==> flow/design.v <==
`timescale 1ns / 1ps
module Ifetc32(Instruction,branch_base_addr,Addr_result,Read_data_1,Branch,nBranch,Jmp,Jal,Jr,Zero,clock,reset,link_addr,PC
);
    output[31:0] Instruction;			 
    output[31:0] branch_base_addr;       
    input[31:0]  Addr_result;             
    input[31:0]  Read_data_1;            
    input        Branch;                 
    input        nBranch;                
    input        Jmp;                    
    input        Jal;                    
    input        Jr;                    
    input        Zero;                   
    input        clock,reset;            
    output reg [31:0]  link_addr;              
    output reg [31:0] PC;
    reg[31:0] Next_PC; 
    assign branch_base_addr = PC+4;  
    always @(*) begin
         if(Jr == 1'b1)begin
            Next_PC =Read_data_1 ;
         end
         else if((Branch == 1'b1 && Zero == 1'b1) || (nBranch == 1'b1 && Zero == 1'b0)) begin
             Next_PC =Addr_result ;
         end
        else Next_PC = PC + 4;  
    end
    always @(negedge clock or posedge reset) begin
        if (reset) begin
            PC <= 32'h0000_0000;
        end 
        else begin
        if (Jal == 1'b1 || Jmp == 1'b1) begin
            link_addr <= Next_PC;
            PC <= {PC[31:28], Instruction[25:0], 2'b00};
            end
        else begin
            PC <= Next_PC;
        end
        end
    end
endmodule
# ---- From RTL to reports: Ifetc32
# What the tools print for Ifetc32, step after step.
# Line numbers count from 1 in the design file above.
# Library cell names are shortened.
# Not given: --
dict set report design {
  design {Ifetc32}
  clk_port {clock}
  lib {sky130hd}
  lib_corner {tt_025C_1v80}
}

# ---- Word-level counts
# Yosys after proc, flatten, opt, wreduce and memory -nomap, before mapping. Enables and synchronous resets that opt folds into registers are not counted as muxes. Memory bits, and registers merged into a memory's read port (data or address), are not among the register bits. Print and check cells are not counted. Equal cells are merged and count once.
dict set report bits {
  register_bits 64
  inputBits 72
  out_inout_bits 128
  wordCells 14
}
dict set report op_classes {
  addsub 1
  muxes 3
  logic 2
  n_reduce_logical 5
}
# cell n
set op_table {}
lappend op_table {{2-to-1 mux 32 bit} 2}
lappend op_table {{adder 32 x 3 -> 32 bit (second input constant)} 1}
lappend op_table {{2-to-1 mux 28 bit} 1}
lappend op_table {{logical AND 1 bit} 2}
lappend op_table {{logical OR 1 bit} 2}
lappend op_table {{inverter 1 bit} 2}
lappend op_table {{AND reduction 2 bit} 1}

# ---- Logic depth
# Longest topological path by Yosys (ltp), each cell counted once; first at word level (registers and memories cut), then after technology mapping (sequential cells cut; the memories' decode and read muxes count).
dict set report logic_depth {
  depth_word 6
  ABC_AREA 0
  depth_mapped 7
  depth_no_buf 6
}

# ---- Mapped cells and area
# Yosys stat after the flow's synthesis: flattened, memories mapped to cells. It holds for the ABC_AREA given above (unset counts as 0); a run with the other value may have another netlist.
# The area totals of this step are shown rounded.
dict set report mapped {
  cell_count 432
  mapped_area_um2 3950
  seqArea_um2 1760
  flip_flops 64
  buffers 54
}
# cell_type n type_area_um2
set types {}
lappend types {edfxtp_1 32 960.922}
lappend types {dfrtn_1 32 800.768}
lappend types {buf_4 34 255.245}
lappend types {nand2_1 58 217.709}
lappend types {xnor2_1 14 122.618}
lappend types {nand3_1 23 115.11}
lappend types {nor2_1 28 105.101}
lappend types {a21oi_1 20 100.096}
lappend types {and2_1 15 93.84}
lappend types {mux2i_1 9 90.086}
lappend types {a31oi_1 13 81.328}
lappend types {o21ai_0 14 70.067}
lappend types {clkbuf_1 18 67.565}
lappend types {nor3_1 12 60.058}
lappend types {nand4_1 9 56.304}
lappend types {nor4_1 8 50.048}
lappend types {nand3b_1 6 45.043}
lappend types {o31ai_1 6 45.043}
# Not listed: further types 34, cells in them 81.

# Record of 2 stored runs of the RTL-to-layout flow on Ifetc32, platform sky130hd. The runs are unordered. Constraints: input delay and output delay 20% of the set period each, output load 0.01 pF.
# "fin_power_w" rests on the timing tool's default activity at the inputs, not on a simulated workload.
# Results are given in rounded form.
run="stored run 1" settings period_ns=7.01 CORE_UTILIZATION=56 SETUP_SLACK_MARGIN=1.95 CELL_PAD_IN_SITES_GLOBAL_PLACEMENT=2 TNS_END_PERCENT=25 GPL_ROUTABILITY_DRIVEN=1 MAX_ROUTING_LAYER="met5" CAP_MARGIN=20 CORE_MARGIN=2 SLEW_MARGIN=20
run="stored run 1" outcome="did not finish, placement stopped with GPL-0301"
run="stored run 2" settings period_ns=8.39 CAP_MARGIN=20 CORE_MARGIN=2 CORE_UTILIZATION=40 SLEW_MARGIN=20
run="stored run 2" results worstSetupSlack_ps=85 final_stdcell_area_um2=6190 die_footprint_um2=10700 yosys_chip_area_um2=3950 fin_power_w=0.000892
